==> flow/design.v <==
module uart ( clk,
              rstn,
              uart_rx_in,
              uart_tx_out,
              uart_quad_rstn,
              uart_rec_valid,
              uart_rec_data,
              uart_send_ready,
              uart_send_req,
              uart_send_data, 
              uart_prog_access,
              uart_prog_wea,
              uart_prog_addra,
              uart_prog_dina,
              uart_prog_douta);
input clk;
input rstn;
input uart_rx_in;
output uart_tx_out; 
output [3:0] uart_quad_rstn;
output uart_rec_valid;
output [7:0] uart_rec_data;
output uart_send_ready;
input uart_send_req;
input [7:0] uart_send_data; 
output uart_prog_access;
output [31:0] uart_prog_wea;
output [12:0] uart_prog_addra;
output [7:0] uart_prog_dina;
input [255:0] uart_prog_douta;
reg uart_rx_in_regn;
reg [2:0] uart_rx_in_filtern;
reg rec_state;
reg [10:0] rec_time_cnt;
reg [8:0] rec_byte;     
reg [3:0] rec_byte_bit_cnt;  
reg rec_received;  
reg [4:0] cntrl_state;
reg [3:0] uart_quad_rstn;
reg [3:0] uart_quad_shdw_rstn;
reg send_req;
reg read_req;
reg [3:0] read_req_d;
reg [9:0] send_byte;    
reg send_state;
reg [10:0] send_time_cnt;
reg [3:0] send_byte_bit_cnt;
reg uart_tx_outn;
reg [23:0] mem_addr_reg;
reg [15:0] write_length;
reg prog;
reg com;
reg read;
reg uart_prog_access;
reg uart_prog_access_d;
reg [31:0] uart_prog_wea;
reg [31:0] uart_prog_wea_d;
reg [12:0] uart_prog_addra;
reg [12:0] uart_prog_addra_d;
reg [7:0] uart_prog_dina;  
reg [7:0] uart_prog_dina_d;
reg uart_rec_valid;
wire [7:0] uart_rec_data;
reg [255:0] uart_prog_douta_reg;
always @ (posedge clk or negedge rstn)
if (~rstn) begin
   uart_rx_in_regn <= 0;
   uart_rx_in_filtern <= 0; 
end else begin
   uart_rx_in_filtern <= {uart_rx_in_filtern[1:0], ~uart_rx_in};
   uart_rx_in_regn <= (uart_rx_in_filtern[2] & uart_rx_in_filtern[1]) |
                      (uart_rx_in_filtern[2] & uart_rx_in_filtern[0]) |
                      (uart_rx_in_filtern[1] & uart_rx_in_filtern[0]);
end
parameter RS232_BIT_CYCLES = 36;
always @ (posedge clk or negedge rstn)
if (~rstn) begin
   rec_state <= 0;
   rec_time_cnt <= 0;
   rec_byte <= 0;
   rec_byte_bit_cnt <= 0;
   rec_received <= 0;
end else begin
   case (rec_state)
      0: begin 
            rec_received <= 1'b0;
            if (uart_rx_in_regn)
               if (rec_time_cnt == (RS232_BIT_CYCLES / 2)) begin
                  rec_time_cnt <= 0;
                  rec_state <= 1;
               end else
                  rec_time_cnt <= rec_time_cnt + 1;
            else
               rec_time_cnt <= 0;
         end
      1: if (rec_time_cnt == RS232_BIT_CYCLES) begin
            rec_time_cnt <= 0;
            rec_byte[rec_byte_bit_cnt] <= ~uart_rx_in_regn;
            if (rec_byte_bit_cnt == 8) begin
               rec_byte_bit_cnt <= 0;
               rec_state <= 0;
               rec_received <= 1'b1;
            end else
               rec_byte_bit_cnt <= rec_byte_bit_cnt + 1;
         end else
            rec_time_cnt <= rec_time_cnt + 1;
      default : ;
   endcase
end
assign uart_rec_data = rec_byte[7:0];
always @ (posedge clk or negedge rstn)
if (~rstn) begin 
   cntrl_state <= 0;
   uart_quad_shdw_rstn <= 0;
   uart_quad_rstn <= 0;
   send_req <= 0;
   read_req <= 0;
   read_req_d <= 0;
   mem_addr_reg <= 0;
   write_length <= 0;  
   uart_prog_access <= 0;
   uart_prog_access_d <= 0;
   uart_prog_wea <= 0;
   uart_prog_wea_d <= 0;
   uart_prog_addra <= 0;
   uart_prog_addra_d <= 0;
   uart_prog_dina <= 0;
   uart_prog_dina_d <= 0;
   prog <= 0;
   com <= 0;
   read <= 0;
   uart_rec_valid <= 0;
end else begin
   uart_quad_rstn <= uart_quad_shdw_rstn;
   uart_rec_valid <= 0;
   send_req <= 1'b0;
   read_req_d <= {read_req_d[2:0], read_req};
   read_req <= 1'b0;
   uart_prog_access <= uart_prog_access_d;
   uart_prog_wea <= uart_prog_wea_d;
   uart_prog_addra <= uart_prog_addra_d;
   uart_prog_dina <= uart_prog_dina_d;
   case (cntrl_state)
      0: begin
            uart_prog_access_d <= 0;
            uart_prog_wea_d <= 0;
            prog <= 1'b0;
            com <= 1'b0;
            read <= 1'b0;
            if (rec_received) begin
               if (rec_byte[7:4] == 4'h1)
                  uart_quad_shdw_rstn <= ~rec_byte[3:0];
               else
               case (rec_byte[7:0]) 
                  8'h20 : cntrl_state <= 1;
                  8'h30 : begin
                             cntrl_state <= 2;
                             prog <= 1'b1;
                             end
                  8'h40 : begin
                             cntrl_state <= 2;
                             read <= 1'b1;
                          end
                  8'h50 : begin
                             cntrl_state <= 5;
                             com <= 1'b1;
                          end
                  default : ;
                  endcase
            end
         end
      1: if (rec_received) begin
            cntrl_state <= 0;
            send_req <= 1'b1;
         end
      2: if (rec_received) begin
            cntrl_state <= 3;
            mem_addr_reg[18:16] <= rec_byte[2:0];
         end
      3: if (rec_received) begin
            cntrl_state <= 4;
            mem_addr_reg[15:8] <= rec_byte[7:0];
         end
      4: if (rec_received) begin
            cntrl_state <= 5;
            mem_addr_reg[7:0] <= rec_byte[7:0];
         end
      5: if (rec_received) begin
            cntrl_state <= 6;
            write_length[15:8] <= rec_byte[7:0];
         end
      6: if (rec_received) begin
            if (prog | com)  
               cntrl_state <= 7;
            else
               cntrl_state <= 8;
            write_length[7:0] <= rec_byte[7:0];
            if (!(com)) uart_prog_access_d <= 1;
         end
      7: if (rec_received) begin 
            if (prog) begin  
               uart_prog_wea_d <= 1'b1 << {mem_addr_reg[18:16], mem_addr_reg[1:0]};
               uart_prog_addra_d <= mem_addr_reg[14:2];
               uart_prog_dina_d <= rec_byte[7:0];
               send_req <= 1'b1;
            end else begin
               uart_rec_valid <= 1'b1;
            end
            mem_addr_reg <= mem_addr_reg + 1;
            if (write_length == 0)
               cntrl_state <= 0;
            write_length <= write_length - 1;
         end else
            uart_prog_wea_d <= 0;
      8: begin     
            if ((send_state == 0) & (read_req_d == 0)) begin
               uart_prog_addra_d <= mem_addr_reg[14:2];
               if (write_length == 0)
                  cntrl_state <= 0;
               if (read_req) 
                  write_length <= write_length - 1;
               read_req <= 1'b1;
            end
            if (read_req_d == 4'h8) 
               mem_addr_reg <= mem_addr_reg + 1;
         end
      default : ;
   endcase
end
assign uart_send_ready = send_state == 0;
integer k, l, m;
always @ (posedge clk or negedge rstn)
if (~rstn) begin 
   send_state <= 0;
   send_time_cnt <= 0;
   send_byte_bit_cnt <= 0;
   send_byte <= 0;
   uart_tx_outn <= 0;
   uart_prog_douta_reg <= 0;
end else begin
   case (send_state)
      0: if (send_req) begin
            send_byte <= {2'b11, rec_byte[7:0]};
            send_state <= 1;
            uart_tx_outn <= 1'b1;
         end else if (read_req_d[3]) begin
            send_byte[9:8] <= 2'b11;     
            for (m = 0; m < 8; m = m + 1)  
               for (k = 0; k < 8; k = k + 1)  
                  if (mem_addr_reg[18:16] == k)
                     for (l = 0; l < 4; l = l + 1)  
                        if (mem_addr_reg[1:0] == l)
                           send_byte[m] <= uart_prog_douta_reg[k * 32 + l * 8 + m];
            send_state <= 1;
            uart_tx_outn <= 1'b1;
         end else if (uart_send_req) begin
            send_byte <= {2'b11, uart_send_data};
            send_state <= 1;
            uart_tx_outn <= 1'b1;
         end
      1: if (send_time_cnt == RS232_BIT_CYCLES) begin
            send_time_cnt <= 0;
            uart_tx_outn <= ~send_byte[send_byte_bit_cnt];
            if (send_byte_bit_cnt == 9) begin
               send_byte_bit_cnt <= 0;
               send_state <= 0;  
            end else
               send_byte_bit_cnt <= send_byte_bit_cnt + 1;
         end else
            send_time_cnt <= send_time_cnt + 1;
      default : ;
   endcase
   uart_prog_douta_reg <= uart_prog_douta; 
end
assign uart_tx_out = ~uart_tx_outn;
endmodule
Reports on uart --
The steps from the RTL of uart to its reports follow in flow order. Line numbers count from 1 in the design file above. Operators carry their Yosys type and port widths (W data, S select, Z words). A cell with - has no value.
Design: design top uart, clock clk, standard-cell library sky130hd, library corner tt_025C_1v80

Word level --
Source: Yosys, flattened and elaborated, memories not mapped. Widths are those after wreduce. Registers that Yosys merges into a memory's read port (data or address) are not register bits. Print and check cells do not count. Equal cells are merged and count once.
Storage and ports: output and inout bits 69, register bits 483, input bits 268, cells after elaboration 583
Cells by class: eq/ne operators 49, multiplexer cells 436, add/subtract/negate cells 7, reduce/logical cells 34, shift-type cells 4, bitwise gates (word level) 17
Operators with widths (number):
- $mux W1 | 375
- $pmux W8 S3 | 4
- $mux W8 | 11
- $mux W5 | 13
- $pmux W32 S2 | 1
- $mux W32 | 2
- $pmux W5 S9 | 1
- $mux W11 | 4
- $mux W13 | 3
- $shl A1 B5 Y32 const A | 1
- $ne A2 B2 Y1 const B | 14
- $pmux W13 S2 | 1
- $add A24 B1 Y24 const B | 1
- $add A11 B1 Y11 const B | 2
- $eq A11 B6 Y1 const B | 2
- $pmux W11 S2 | 1
- $eq A5 B3 Y1 const B | 4
- $reduce_bool A3 Y1 | 6
- $mux W9 | 2
- $sub A16 B1 Y16 const B | 1
- $logic_not A16 Y1 | 1
- $reduce_and A4 Y1 | 4
- $eq A8 B6 Y1 const B | 2
- $eq A8 B7 Y1 const B | 2
- $pmux W5 S3 | 1
- $reduce_and A2 Y1 | 7
- $reduce_and A12 Y1 | 1
- $eq A3 B3 Y1 const B | 4
Other operator kinds: 40; their cells: 76.

Depth --
Yosys ltp: most cells in a row. Word level: on the elaborated netlist, between registers, memories and ports. Mapped: between sequential cells and ports; inverters and the memories' decode and read muxes count.
Depth: depth after elaboration 43, ABC_AREA 0, depth in mapped cells 13, gate-level depth less buffers 9

After synthesis --
Source: synth_stat.txt of the flow (Yosys; design flattened, memories mapped). It holds for the ABC_AREA given above (unset counts as 0); a run with the other value may have another netlist.
Cells by type:
- sky130_fd_sc_hd__dfrtp_1 | number 479, area in all 1.2E+04 um^2
- sky130_fd_sc_hd__o21ai_0 | number 155, area in all 775.744 um^2
- sky130_fd_sc_hd__nand2_1 | number 160, area in all 600.576 um^2
- sky130_fd_sc_hd__a21oi_1 | number 93, area in all 465.446 um^2
- sky130_fd_sc_hd__nor2_1 | number 121, area in all 454.186 um^2
- sky130_fd_sc_hd__a221oi_1 | number 30, area in all 262.752 um^2
- sky130_fd_sc_hd__nand2b_1 | number 35, area in all 218.96 um^2
- sky130_fd_sc_hd__o22ai_1 | number 35, area in all 218.96 um^2
- sky130_fd_sc_hd__mux2_2 | number 19, area in all 213.955 um^2
- sky130_fd_sc_hd__buf_2 | number 39, area in all 195.187 um^2
- sky130_fd_sc_hd__nor3_1 | number 38, area in all 190.182 um^2
- sky130_fd_sc_hd__clkbuf_1 | number 50, area in all 187.68 um^2
- sky130_fd_sc_hd__nand3_1 | number 37, area in all 185.178 um^2
- sky130_fd_sc_hd__ha_1 | number 14, area in all 175.168 um^2
- sky130_fd_sc_hd__a22oi_1 | number 22, area in all 165.158 um^2
- sky130_fd_sc_hd__inv_1 | number 43, area in all 161.405 um^2
- sky130_fd_sc_hd__o221ai_1 | number 18, area in all 157.651 um^2
- sky130_fd_sc_hd__a31oi_1 | number 24, area in all 150.144 um^2
Other cell types: 73; their cells: 313.
Mapped netlist: chip area (Yosys) 19353.6 um^2, flip-flops 480, buffers 104, sequential part of the area 12012.8 um^2, cell count 1725

Worst setup path after synthesis --
OpenSTA on the mapped netlist: ideal clock, no wires. The path of least setup slack (recovery checks aside). Input and output delay are each 20% of the period. Register names are those of the netlist, which keeps one name where synthesis merged equal registers.
Path post-synthesis: path type register -> register, start reg mem_addr_reg[0], end reg send_byte[2], launch time at the first pin 0 ps, path slack 1246 ps, library setup time 137 ps, stages 12, buffers on the path 2, required time 3533 ps, period 3670 ps, data arrival time 2288 ps, delay of the path 2425 ps, period reached after synthesis 2424 ps
"delay of the path" is the arrival time less input delay plus setup time. "stages" counts driving pins, that of a launching flip-flop among them; a cell with two outputs on the path counts twice. "period reached after synthesis" = period - worst setup slack (recovery checks aside). The figure is calculated, with input and output delays left at 20% of the set period. Between the ends stands the longest chain of elaborated cells between them, by number of cells; it is not shown to be the way that was timed. Of several equally long chains one is given. Each line given opens the expression or statement behind the cell; cells for indexed reads and writes are added by Yosys, which also makes memories of some case tables. At most two assigning lines are given for a register; there are more.
Between the ends, post-synthesis: cell sequence sky130_fd_sc_hd__dfrtp_1 > sky130_fd_sc_hd__inv_1 > sky130_fd_sc_hd__ha_1 > sky130_fd_sc_hd__buf_4 > sky130_fd_sc_hd__or2_1 > sky130_fd_sc_hd__buf_2 > sky130_fd_sc_hd__a221oi_1 > sky130_fd_sc_hd__o2bb2ai_1 > sky130_fd_sc_hd__a211oi_1 > sky130_fd_sc_hd__o31ai_1 > sky130_fd_sc_hd__a2111oi_1 > sky130_fd_sc_hd__a21oi_1, cells in the longest elaborated chain 43, elaborated cells on any way between the ends 46, source lines of those cells 4, those cells by class eq/ne: 3; mux: 42; reduce/logical: 1
RTL lines, path post-synthesis:
- start: declaration | line 49 | reg [23:0] mem_addr_reg;
- start: assignment | line 186 | mem_addr_reg[7:0] <= rec_byte[7:0];
- start: assignment | line 209 | mem_addr_reg <= mem_addr_reg + 1;
- $logic_not A2 Y1 | line 252 | if (mem_addr_reg[1:0] == l)
- $mux W1 x4 | line 252
- $mux W1 | line 250 | if (mem_addr_reg[18:16] == k)
- $mux W1 x4 | line 252
- $mux W1 | line 250
- $mux W1 x4 | line 252
- $mux W1 | line 250
- [... 14 more ...]
- $mux W1 | line 250
- $mux W1 x4 | line 252
- $mux W1 | line 250
- $mux W1 x4 | line 252
- $mux W1 | line 250
- $mux W1 | line 246 | end else if (read_req_d[3]) begin
- $mux W1 | line 242 | 0: if (send_req) begin
- end: assignment | line 243 | send_byte <= {2'b11, rec_byte[7:0]};
- end: assignment | line 253 | send_byte[m] <= uart_prog_douta_reg[k * 32 + l * 8 + m];
- end: declaration | line 44 | reg [9:0] send_byte;

Timing after layout --
Path of least setup slack in the final report of flow run 1 (OpenROAD, finished layout, wires in). Where an end is a register, its clock arrival counts in the times. The path's times are printed in steps of 10 ps; the period is the one set.
Path post-layout: path type register -> register, start reg mem_addr_reg[1], end reg send_byte[0], data arrival time 3190 ps, period 2480 ps, library setup time 70 ps, stages 13, required time 3000 ps, launch time at the first pin 590 ps, path slack -190 ps, buffers on the path 3
Between the ends stands the longest chain of elaborated cells between them, by number of cells; it is not shown to be the way that was timed. Of several equally long chains one is given. At most two assigning lines are given for a register; there are more.
Between the ends, post-layout: cell sequence sky130_fd_sc_hd__dfrtp_1 > sky130_fd_sc_hd__inv_2 > sky130_fd_sc_hd__ha_4 > sky130_fd_sc_hd__buf_12 > sky130_fd_sc_hd__nor2b_4 > sky130_fd_sc_hd__buf_4 > sky130_fd_sc_hd__a221oi_1 > sky130_fd_sc_hd__nor3_1 > sky130_fd_sc_hd__nor4_1 > sky130_fd_sc_hd__a221oi_1 > sky130_fd_sc_hd__o21ai_1 > sky130_fd_sc_hd__buf_4 > sky130_fd_sc_hd__a2bb2oi_1, cells in the longest elaborated chain 43, elaborated cells on any way between the ends 46, source lines of those cells 4, those cells by class eq/ne: 3; mux: 42; reduce/logical: 1
RTL lines, path post-layout:
- start: declaration | line 49 | reg [23:0] mem_addr_reg;
- start: assignment | line 186 | mem_addr_reg[7:0] <= rec_byte[7:0];
- start: assignment | line 209 | mem_addr_reg <= mem_addr_reg + 1;
- $logic_not A2 Y1 | line 252 | if (mem_addr_reg[1:0] == l)
- $mux W1 x4 | line 252
- $mux W1 | line 250 | if (mem_addr_reg[18:16] == k)
- $mux W1 x4 | line 252
- $mux W1 | line 250
- $mux W1 x4 | line 252
- $mux W1 | line 250
- [... 14 more ...]
- $mux W1 | line 250
- $mux W1 x4 | line 252
- $mux W1 | line 250
- $mux W1 x4 | line 252
- $mux W1 | line 250
- $mux W1 | line 246 | end else if (read_req_d[3]) begin
- $mux W1 | line 242 | 0: if (send_req) begin
- end: assignment | line 243 | send_byte <= {2'b11, rec_byte[7:0]};
- end: assignment | line 253 | send_byte[m] <= uart_prog_douta_reg[k * 32 + l * 8 + m];
- end: declaration | line 44 | reg [9:0] send_byte;

Appendix: measured runs

Record of 2 stored runs of the RTL-to-layout flow on uart, platform sky130hd. The runs are unordered. Constraints: input delay and output delay 20% of the set period each, output load 0.01 pF.
"achieved period" is the run's clock period less its worst setup slack. It is reckoned from that one timing run; input and output delays stay at 20% of the period that was set.
"time used up by the worst setup path" is the time allowed to the run's worst setup path (the clock period less input and output delay, where it has them) less its slack. Clock arrival times count: a late capture clock shortens it, a late launch clock lengthens it.
"time used up by the worst setup path" is given in steps of 10 ps.

* Flow run 1 | settings: period_ns 2.48; CAP_MARGIN 20; CORE_MARGIN 2; CORE_UTILIZATION 40; SLEW_MARGIN 20 | results: utilization of the finished layout 0.571; setup total negative slack -610 ps; time used up by the worst setup path 2,670 ps; worst path kind register -> register; die outline area 50,160.3 um^2; Yosys chip area after synthesis 19,353.6 um^2; achieved period 2,672 ps; standard-cell area after layout 27,277.4 um^2; worst setup slack after layout -192 ps
* Flow run 2 | settings: period_ns 4.93; CORE_UTILIZATION 65; SETUP_SLACK_MARGIN 0.75; PLACE_DENSITY_LB_ADDON 0.09; CORE_ASPECT_RATIO 1.5; CORE_MARGIN 4; CELL_PAD_IN_SITES_GLOBAL_PLACEMENT 1; CTS_CLUSTER_DIAMETER 100; SLEW_MARGIN 20; MIN_ROUTING_LAYER met2; CAP_MARGIN 20 | no final report: placement broke off with FLW-0024
